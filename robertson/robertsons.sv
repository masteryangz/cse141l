==> flow/design.v <==
module robertsons #(parameter N = 4) (
    input clk,
    input reset,    
    input [N-1:0] q,  
    input [N-1:0] m,  
    output done,
    output [2*N-1:0] p  
);
    typedef enum logic { ADD, SUB } op_state;
    op_state state;  
    localparam COUNT = N;  
    logic done_t;
    logic [N-1:0] accumulator;
    logic [N-1:0] accumulator_sum;
    logic sign;
    logic [N-1:0] multiplier;
    logic [N-1:0] multiplicand;
    logic [2*N-1:0] product;
    logic [N-1:0] temp_buffer;
    logic [$clog2(COUNT):0] counter;
    logic sign_new;
    always_ff @ (posedge clk) begin
        if (!reset) begin
            multiplicand <= m;
            sign <= 'b0;
            product <= 'b0;
            done_t <= 'b0;
            counter <= 'b0;
        end else begin
            sign <= sign_new;
            product <= {sign_new, accumulator_sum, multiplier[N-1:1]};
            counter <= counter + 1;
            if (counter == COUNT - 1) begin
                done_t <= 'b1;
            end
        end
    end
    always_comb begin
        sign_new = 'b0;
        if (counter == 0) begin
            multiplier = q;
        end else begin
            multiplier = product[N-1:0];
        end
        accumulator = product[2*N-1:N];
        temp_buffer = multiplicand & {N{multiplier[0]}};
        if (counter < (N - 1)) begin
            accumulator_sum = accumulator + (temp_buffer);
            sign_new = (multiplicand[3] & multiplier[0]) | sign;
            state = ADD;  
        end else begin
            accumulator_sum = accumulator - (temp_buffer);
            sign_new = multiplicand[3] ^ multiplier[0];
            state = SUB;  
        end
    end
    assign done = done_t;
    assign p = product;
endmodule
**Step by step through the tools: robertsons**

What the tools print for robertsons, step after step.
Lines are those of the file above, counted from 1.
Operators: Yosys type, input widths -> output width; for muxes data width and select width s.
Library cell names are shortened.
A cell with n/a has no value.

- Design top: robertsons
- Clock: clk
- Standard-cell library: sky130hd
- Library corner: tt_025C_1v80

**Word level**

Yosys after proc, flatten, opt, wreduce and memory -nomap, before mapping. Enables and synchronous resets that opt folds into registers are not counted as muxes. Memory bits, and registers merged into a memory's read port (data or address), are not among the register bits. Print and check cells are not counted. Equal cells are merged and count once.

- Word-level cells: 18
- Bits in registers: 17
- Input bits: 10

- Bitwise gates (word level): 4
- Multiplexer cells: 3
- Reductions and logical operators: 1
- Equal/unequal tests: 1
- Add/subtract/negate cells: 3
- $lt $le $gt $ge: 1

Operators by type and width:

| kind | count |
|---|---|
| $mux 4 | 2 |
| $add 4x4->4 | 1 |
| $sub 4x4->4 | 1 |
| $and 4x4->4 | 1 |
| $add 3x1->3 const B | 1 |
| $lt 3x2->1 const B | 1 |
| $eq 3x2->1 const B | 1 |
| $logic_not 3->1 | 1 |
| $and 1x1->1 | 1 |
| $or 1x1->1 | 1 |
| $xor 1x1->1 | 1 |
| $mux 1 | 1 |

**Depth**

Depth = most cells in a row (Yosys ltp): at word level without a register or memory, in the mapped netlist without a sequential cell, where the memories' decode and read muxes count.

- Depth after elaboration: 5
- ABC_AREA: 0
- Depth in mapped cells: 16

**Synthesis result**

The flow's flattened synthesis, as Yosys stat reports it; memories are mapped. The netlist is that of the ABC_AREA named above (0 if unset); the other value can give another one.
Totals and module areas in this step are rounded.

Cells by type:

| cell | count | total area (sq um) |
|---|---|---|
| dfxtp_1 | 12 | 240.23 |
| edfxtp_1 | 4 | 120.115 |
| ha_1 | 7 | 87.584 |
| nor2_1 | 13 | 48.797 |
| mux2i_1 | 3 | 30.029 |
| xor2_1 | 3 | 26.275 |
| inv_1 | 6 | 22.522 |
| fa_1 | 1 | 20.019 |
| nand2_1 | 5 | 18.768 |
| mux2_4 | 1 | 15.014 |
| buf_6 | 1 | 11.261 |
| a21oi_1 | 2 | 10.01 |
| a31o_1 | 1 | 8.758 |
| o31a_1 | 1 | 8.758 |
| xnor2_1 | 1 | 8.758 |
| a211oi_1 | 1 | 7.507 |
| buf_4 | 1 | 7.507 |
| o211ai_1 | 1 | 7.507 |

Not listed: further types 10, cells in them 10.

- Synthesis area: 0.000757 sq mm
- Flip-flop cells: 16
- Cell count: 74

**Worst setup path after synthesis**

Source: OpenSTA report_checks on the synthesized netlist (no wires, ideal clock, input and output delay 20% of the period each), path of least setup slack; recovery checks are left aside. Register names are those of the netlist, which keeps one name where synthesis merged equal registers.

- Path kind: register to register
- Start point: reg counter[0]
- End point: reg (name not given)
- Data arrival time: 2,661 ps
- Library setup time: 59 ps
- Stages: 17
- Delay of the path: 2,720 ps
- Path slack: 1,540 ps
- Launch time at the first pin: 0 ps
- Period: 4,260 ps
- Synthesis period reached: 2,720 ps

"delay of the path" is the arrival time less input delay plus setup time.
"stages": output pins that drive a net of the path, with the launching flip-flop's if there is one; two outputs of one cell count as two.
"synthesis period reached" = period - worst setup slack (recovery checks aside). The figure is calculated, with input and output delays left at 20% of the set period.
Between the ends stands the longest chain of elaborated cells between them, by number of cells; it is not shown to be the way that was timed. Of several equally long chains one is given.
Each line given opens the expression or statement behind the cell; cells for indexed reads and writes are added by Yosys, which also makes memories of some case tables.

- Cells stage by stage: dfxtp_1 inv_1 ha_1 nor2b_1 buf_6 mux2_4 nand2_1 ha_1 nand2_1 o21ai_1 inv_1 ha_1 or3_1 o21ai_0 a31o_1 or4_1 nand2_1
- Cells in the longest elaborated chain: 5
- Elaborated cells on any way between the ends: 7
- RTL lines with such cells: 5
- Classes of those cells: 2 x add/sub; 1 x compare; 2 x mux; 1 x logic; 1 x reduce/logical

RTL lines, path post-synthesis:

| what | line | text |
|---|---|---|
| start, declared | 20 | `logic [$clog2(COUNT):0] counter;` |
| start, assigned | 28 | `counter <= 'b0;` |
| start, assigned | 32 | `counter <= counter + 1;` |
| $logic_not 3->1 | 40 | `if (counter == 0) begin` |
| $mux 4 | 40 |  |
| $and 4x4->4 | 46 | `temp_buffer = multiplicand & {N{multiplier[0]}};` |
| $sub 4x4->4 | 52 | `accumulator_sum = accumulator - (temp_buffer);` |
| $mux 4 | 47 | `if (counter < (N - 1)) begin` |
| end, assigned | 26 |  |
| end, assigned | 31 |  |
| end, declared | 18 |  |

**Worst path after layout**

Path of least setup slack in the final report of run B (OpenROAD, finished layout, wires in). Where an end is a register, its clock arrival counts in the times.
The path's times are printed in steps of 10 ps; the period is the one set.

- Path kind: register to register
- Start point: reg counter[0]
- End point: reg (name not given)
- Data arrival time: 3,040 ps
- Launch time at the first pin: 280 ps
- Stages: 16
- Period: 3,230 ps
- Path slack: 420 ps
- Library setup time: 50 ps

Between the ends stands the longest chain of elaborated cells between them, by number of cells; it is not shown to be the way that was timed. Of several equally long chains one is given.

- Cells stage by stage: dfxtp_1 inv_1 ha_1 nor2b_1 mux2_4 nand2_1 ha_1 nand2_1 o21ai_1 inv_1 ha_1 or3_1 o21ai_0 a31o_1 or4_1 nand2_1
- Cells in the longest elaborated chain: 5
- Elaborated cells on any way between the ends: 7
- RTL lines with such cells: 5
- Classes of those cells: 2 x add/sub; 1 x compare; 2 x mux; 1 x logic; 1 x reduce/logical

RTL lines, path post-layout:

| what | line | text |
|---|---|---|
| start, declared | 20 | `logic [$clog2(COUNT):0] counter;` |
| start, assigned | 28 | `counter <= 'b0;` |
| start, assigned | 32 | `counter <= counter + 1;` |
| $logic_not 3->1 | 40 | `if (counter == 0) begin` |
| $mux 4 | 40 |  |
| $and 4x4->4 | 46 | `temp_buffer = multiplicand & {N{multiplier[0]}};` |
| $sub 4x4->4 | 52 | `accumulator_sum = accumulator - (temp_buffer);` |
| $mux 4 | 47 | `if (counter < (N - 1)) begin` |
| end, assigned | 26 |  |
| end, assigned | 31 |  |
| end, declared | 18 |  |

# Flow runs of robertsons

Record of 2 stored runs of the RTL-to-layout flow on robertsons, platform sky130hd. The runs are unordered. Constraints: input delay and output delay 20% of the set period each, output load 0.01 pF.
"time used up by the worst setup path" means the part of the period allowed to the worst setup path (the constraints hold back 20% at inputs and 20% at outputs) less its slack; where the path has registers, the arrival times of their clocks count too.
"total power of the final layout" is the tool's figure for a default switching activity; nothing was simulated.
"time used up by the worst setup path" is known to 10 ps.
Values from the reports are rounded here.

### Run A

==> flow/run.sh <==
#!/bin/bash
# the make line also repeats the synthesis and layout settings of config.mk as NAME=value (left out here)
make -C /OpenROAD-flow-scripts/flow DESIGN_CONFIG=/design/flow/config.mk WORK_HOME=/design/flow/orfs CLKGATE_MAP_FILE= finish
==> flow/config.mk <==
export PLATFORM = sky130hd
export DESIGN_NAME = robertsons
export DESIGN_NICKNAME = robertsons
export VERILOG_FILES = /design/flow/design.v
export SDC_FILE = /design/flow/constraint.sdc
export NUM_CORES = 4
export LEC_CHECK = 0
export CAP_MARGIN = 20
export CELL_PAD_IN_SITES_DETAIL_PLACEMENT = 1
export CELL_PAD_IN_SITES_GLOBAL_PLACEMENT = 0
export CORE_ASPECT_RATIO = 0.63
export CORE_MARGIN = 2
export CORE_UTILIZATION = 65
export GPL_TIMING_DRIVEN = 1
export HOLD_SLACK_MARGIN = -0.07
export MIN_ROUTING_LAYER = met1
export PLACE_DENSITY_LB_ADDON = 0.1
export SETUP_SLACK_MARGIN = 0.87
export SLEW_MARGIN = 20
==> flow/constraint.sdc <==
create_clock -name core_clock -period 4.06 [get_ports {clk}]
set_input_delay 0.8120 -clock core_clock [delete_from_list [all_inputs] [get_ports {clk}]]
set_output_delay 0.8120 -clock core_clock [all_outputs]
set_load 0.01 [all_outputs]

Outcome of run A: not finished: floorplanning ended with error PDN-0185

### Run B

==> flow/run.sh <==
#!/bin/bash
# the make line also repeats the synthesis and layout settings of config.mk as NAME=value (left out here)
make -C /OpenROAD-flow-scripts/flow DESIGN_CONFIG=/design/flow/config.mk WORK_HOME=/design/flow/orfs CLKGATE_MAP_FILE= finish
==> flow/config.mk <==
export PLATFORM = sky130hd
export DESIGN_NAME = robertsons
export DESIGN_NICKNAME = robertsons
export VERILOG_FILES = /design/flow/design.v
export SDC_FILE = /design/flow/constraint.sdc
export NUM_CORES = 4
export LEC_CHECK = 0
export CAP_MARGIN = 20
export CORE_MARGIN = 2
export CORE_UTILIZATION = 40
export SETUP_SLACK_MARGIN = -0.11
export SLEW_MARGIN = 20
==> flow/constraint.sdc <==
create_clock -name core_clock -period 3.23 [get_ports {clk}]
set_input_delay 0.6460 -clock core_clock [delete_from_list [all_inputs] [get_ports {clk}]]
set_output_delay 0.6460 -clock core_clock [all_outputs]
set_load 0.01 [all_outputs]

Results of run B:
- Total power of the final layout: 610.6 uW
- Lowest setup slack: 421 ps
- Synthesized cell area: 0.000757 sq mm
- Die outline area: 0.002256 sq mm
- Time used up by the worst setup path: 2,810 ps
- Critical path kind: register to register
- Standard-cell area after routing: 0.0009897 sq mm
